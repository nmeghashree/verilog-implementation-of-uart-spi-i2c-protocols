==> flow/design.v <==
module top(
    input clk,
    input start,
    input [7:0] txin,
    output reg tx, 
    input rx,
    output [7:0] rxout,
    output rxdone, txdone
    );
 parameter clk_value = 100_000;
 parameter baud = 9600;
 parameter wait_count = clk_value / baud;
 reg bitDone = 0;
 integer count = 0;
 parameter idle = 0, send = 1, check = 2;
 reg [1:0] state = idle;
 always@(posedge clk)
 begin
  if(state == idle)
    begin 
    count <= 0;
    end
  else begin
    if(count == wait_count)
       begin
        bitDone <= 1'b1;
        count   <= 0;  
       end
    else
       begin
       count   <= count + 1;
       bitDone <= 1'b0;  
      end    
  end
 end
 reg [9:0] txData; 
 integer bitIndex = 0;  
 reg [9:0] shifttx = 0;
 always@(posedge clk)
 begin
 case(state)
 idle : 
     begin
           tx       <= 1'b1;
           txData   <= 0;
           bitIndex <= 0;
           shifttx  <= 0;
            if(start == 1'b1)
              begin
                txData <= {1'b1,txin,1'b0};
                state  <= send;
              end
            else
              begin           
               state <= idle;
              end
     end
  send: begin
           tx       <= txData[bitIndex];
           state    <= check;
           shifttx  <= {txData[bitIndex], shifttx[9:1]};
  end 
  check: 
  begin
               if(bitIndex <= 9)  
                  begin
                    if(bitDone == 1'b1)
                     begin
                     state <= send;
                     bitIndex <= bitIndex + 1;
                     end
                 end
                else
                begin
                state <= idle;
                bitIndex <= 0;
                end
            end
 default: state <= idle;
 endcase
 end
assign txdone = (bitIndex == 9 && bitDone == 1'b1) ? 1'b1 : 1'b0;
 integer rcount = 0;
 integer rindex = 0;
 parameter ridle = 0, rwait = 1, recv = 2, rcheck = 3;
 reg [1:0] rstate;
 reg [9:0] rxdata;
 always@(posedge clk)
 begin
 case(rstate)
 ridle : 
     begin
      rxdata <= 0;
      rindex <= 0;
      rcount <= 0;
         if(rx == 1'b0)
          begin
           rstate <= rwait;
          end
         else
           begin
           rstate <= ridle;
           end
     end
rwait : 
begin
      if(rcount < wait_count / 2)
         begin
          rcount <= rcount + 1;
          rstate <= rwait;
         end
     else
       begin
          rcount <= 0;
          rstate <= recv;
          rxdata <= {rx,rxdata[9:1]}; 
       end
end
recv : 
begin
     if(rindex <= 9) 
      begin
      if(bitDone == 1'b1) 
        begin
        rindex <= rindex + 1;
        rstate <= rwait;
        end
      end
      else
        begin
        rstate <= ridle;
        rindex <= 0;
        end
end
default : rstate <= ridle;
 endcase
 end
assign rxout = rxdata[8:1]; 
assign rxdone = (rindex == 9 && bitDone == 1'b1) ? 1'b1 : 1'b0;
 endmodule
# From RTL to reports: top
# What the tools print for top, step after step.
# Line numbers count from 1 in the design file above.
# Cell names lack the library's common part.
# A cell with - has no value.
# design
top	top
clock_port	clk
cell_library	sky130hd
lib_corner	tt_025C_1v80

# Elaborated design
# Yosys after proc, flatten, opt, wreduce and memory -nomap, before mapping. Memory bits, and registers merged into a memory's read port (data or address), are not among the register bits. Print and check cells are not counted. Equal cells are merged and count once.
# word_totals
register_bits	154
in_bits	11
out_inout_bits	11
wordCells	64
# op_classes
n_addsub	4
n_cmp	3
n_eq	10
shifts	1
mux	23
reduce_and_logical	12
# ops
cell	n
32-bit parallel mux with 2-bit select	3
32-bit 2-to-1 mux	5
32-bit by 2-bit adder with 32-bit output with constant B	4
32-bit by 5-bit equality test with 1-bit output with constant B	3
32-bit by 5-bit less-or-equal comparator with 1-bit output with constant B	2
10-bit by 32-bit indexed select with 1-bit output	1
32-bit by 4-bit less-than comparator with 1-bit output with constant B	1
10-bit parallel mux with 2-bit select	1
10-bit 2-to-1 mux	2
2-bit parallel mux with 3-bit select	2
2-bit nonzero test	4
2-bit 2-to-1 mux	4
2-bit AND reduction	3
3-bit inequality test with constant B	2
1-bit 2-to-1 mux	5
2-bit by 1-bit equality test with 1-bit output with constant B	2
2-bit equality test with constant B	2
2-bit zero test	2
1-bit logical AND	2
2-bit inequality test with constant B	1
2-bit OR reduction	1
1-bit parallel mux with 2-bit select	1

# Longest topological paths
# Yosys ltp: most cells in a row. Word level: on the elaborated netlist, between registers, memories and ports. Mapped: between sequential cells and ports; inverters and the memories' decode and read muxes count.
# depth
depth_word	4
ABC_AREA	0
mapped_depth	9
ltp_nobuf	7

# Synthesis result
# Source: synth_stat.txt of the flow (Yosys; design flattened, memories mapped). It holds for the ABC_AREA given above (unset counts as 0); a run with the other value may have another netlist.
# by_type
cell	n	area_total_um2
edfxtp_1	120	3.6E+03
dfxtp_1	32	640.614
xor2_1	73	639.363
nor2_1	142	533.011
xnor2_1	40	350.336
nand4_1	44	275.264
nand3_1	48	240.23
nor4_1	31	193.936
nand2_1	41	153.898
and2_1	23	143.888
and3_1	21	131.376
ha_1	10	125.12
nor3_1	20	100.096
clkbuf_1	22	82.579
inv_1	21	78.826
buf_4	8	60.058
and4_1	6	52.55
nand4b_1	5	43.792
# Not listed: further types 31, cells in them 60.
# mapped
stdcells	767
synth_area_um2	7915.1
sequential_area_um2	4244.1
ffs	152
n_buf	36

# Timing after synthesis
# OpenSTA on the mapped netlist: ideal clock, no wires. The path of least setup slack (recovery checks aside). Input and output delay are each 20% of the period. Register names are those of the netlist, which keeps one name where synthesis merged equal registers.
# synth_path
path_type	reg-to-reg
from	reg bitIndex[0]
to	reg bitIndex[0]
clock_period_ps	4740
setup_time_ps	441
t_first_pin_ps	0
t_arrival_ps	2728
required_time_ps	4299
slack_ps	1572
delay_ps	3169
stages	8
path_buffers	1
period_less_setup_slack_ps	3168
# "delay_ps" = arrival - input delay + setup time.
# "stages": output pins that drive a net of the path, with the launching flip-flop's if there is one; two outputs of one cell count as two.
# "period_less_setup_slack_ps" is the clock period less the worst setup slack; recovery checks do not enter. This is arithmetic on one report: input and output delays are still those of the set period (20% each).
# Between the ends stands the longest chain of elaborated cells between them, by number of cells; it is not shown to be the way that was timed. Of several equally long chains one is given.
# A line is the first line of the expression or statement that the cell stems from. Yosys adds cells for indexed reads and writes and turns some case tables into memories.
# A register here has more assigning lines than the two given.
# The path ends at the enable pin of a flip-flop; only ways to that pin are counted.
# synth_between
path_cell_list	edfxtp_1 > buf_2 > inv_1 > ha_1 > nor2_1 > o21a_1 > o31ai_1 > a31oi_1
elab_chain_len	3
cells_between	3
lines_between	1
cone_classes	1 x compare; 1 x eq/ne; 1 x reduce/logical
# synth_rtl
item	line	rtl
start, declared	37	integer bitIndex = 0;
start, assigned	46	bitIndex <= 0;
start, assigned	70	bitIndex <= bitIndex + 1;
32-bit by 5-bit less-or-equal comparator with 1-bit output	65	if(bitIndex <= 9)
3-bit inequality test	-
2-bit AND reduction	-
end, assigned	70
end, assigned	76	bitIndex <= 0;
end, declared	37

# Path in the finished layout
# From the final timing report of flow run A: the path of least setup slack in the routed layout; clock arrival at registers is part of the times.
# The path's times are printed in steps of 10 ps; the period is the one set.
# layout_path
path_type	reg-to-output
from	reg rindex[28]
to	out rxdone
clock_period_ps	2680
out_delay_ps	540
t_first_pin_ps	430
t_arrival_ps	1910
required_time_ps	2140
slack_ps	230
stages	5
path_buffers	1
# Between the ends stands the longest chain of elaborated cells between them, by number of cells; it is not shown to be the way that was timed. Of several equally long chains one is given.
# A register here has more assigning lines than the two given.
# layout_between
path_cell_list	edfxtp_1 > nor4_1 > nand3_1 > nor3_2 > dlygate4sd2_1
elab_chain_len	3
cells_between	3
lines_between	1
cone_classes	1 x eq/ne; 1 x mux; 1 x reduce/logical
# layout_rtl
item	line	rtl
start, declared	84	integer rindex = 0;
start, assigned	94	rindex <= 0;
start, assigned	125	rindex <= rindex + 1;
32-bit by 5-bit equality test with 1-bit output	139	assign rxdone = (rindex == 9 && bitDone == 1'b1) ? 1'b1 : 1'b0;
1-bit logical AND	139
1-bit 2-to-1 mux	139
end, declared	8	output rxdone, txdone

# Measured results for top: 2 stored runs of the Yosys and OpenROAD flow on sky130hd. The settings differ; the order carries no meaning. The constraints put input and output delay at 20% of the set period each and load the outputs with 0.01 pF.
# "achieved_period_ps" is the run's clock period less its worst setup slack. It is reckoned from that one timing run; input and output delays stay at 20% of the period that was set.
# "worst_setup_path_time_ps" is the time allowed to the run's worst setup path (the clock period less input and output delay, where it has them) less its slack. Clock arrival times count: a late capture clock shortens it, a late launch clock lengthens it.
# By "final_power_mw" is meant OpenSTA's value without simulated activity: inputs other than the clock are taken to toggle once in ten clock periods, and the tool carries that through the logic.
# "worst_setup_path_time_ps" is known to 10 ps.
# A setting shown as -- is not set for that run.
# Among the results, -- means that no value is shown for the run.
stored run	period_ns	CORE_UTILIZATION	PLACE_DENSITY_LB_ADDON	CORE_ASPECT_RATIO	CORE_MARGIN	CELL_PAD_IN_SITES_DETAIL_PLACEMENT	ABC_AREA	CAP_MARGIN	SLEW_MARGIN	TNS_END_PERCENT	GPL_ROUTABILITY_DRIVEN	MIN_ROUTING_LAYER	worst_setup_path_time_ps	worstPathKind	final_power_mw	finalCellArea_um2	fin_hold_ws_ps	fin_util_pct	total_negative_slack_ps	die_um2	final_setup_ws_ps	synthesis_area_um2	achieved_period_ps
flow run A	2.68	38	0.12	1.66	7	0	0	20	25	--	--	--	1910	reg-to-output	9.135	9208.8	493	45.4	0	25196.1	232	7915.1	2448
flow run B	1.79	72	--	0.71	2	0	--	40	10	5	1	met1	--	--	--	--	--	--	--	--	--	--	--
# Flow run B: no results, routing failed with GRT-0232
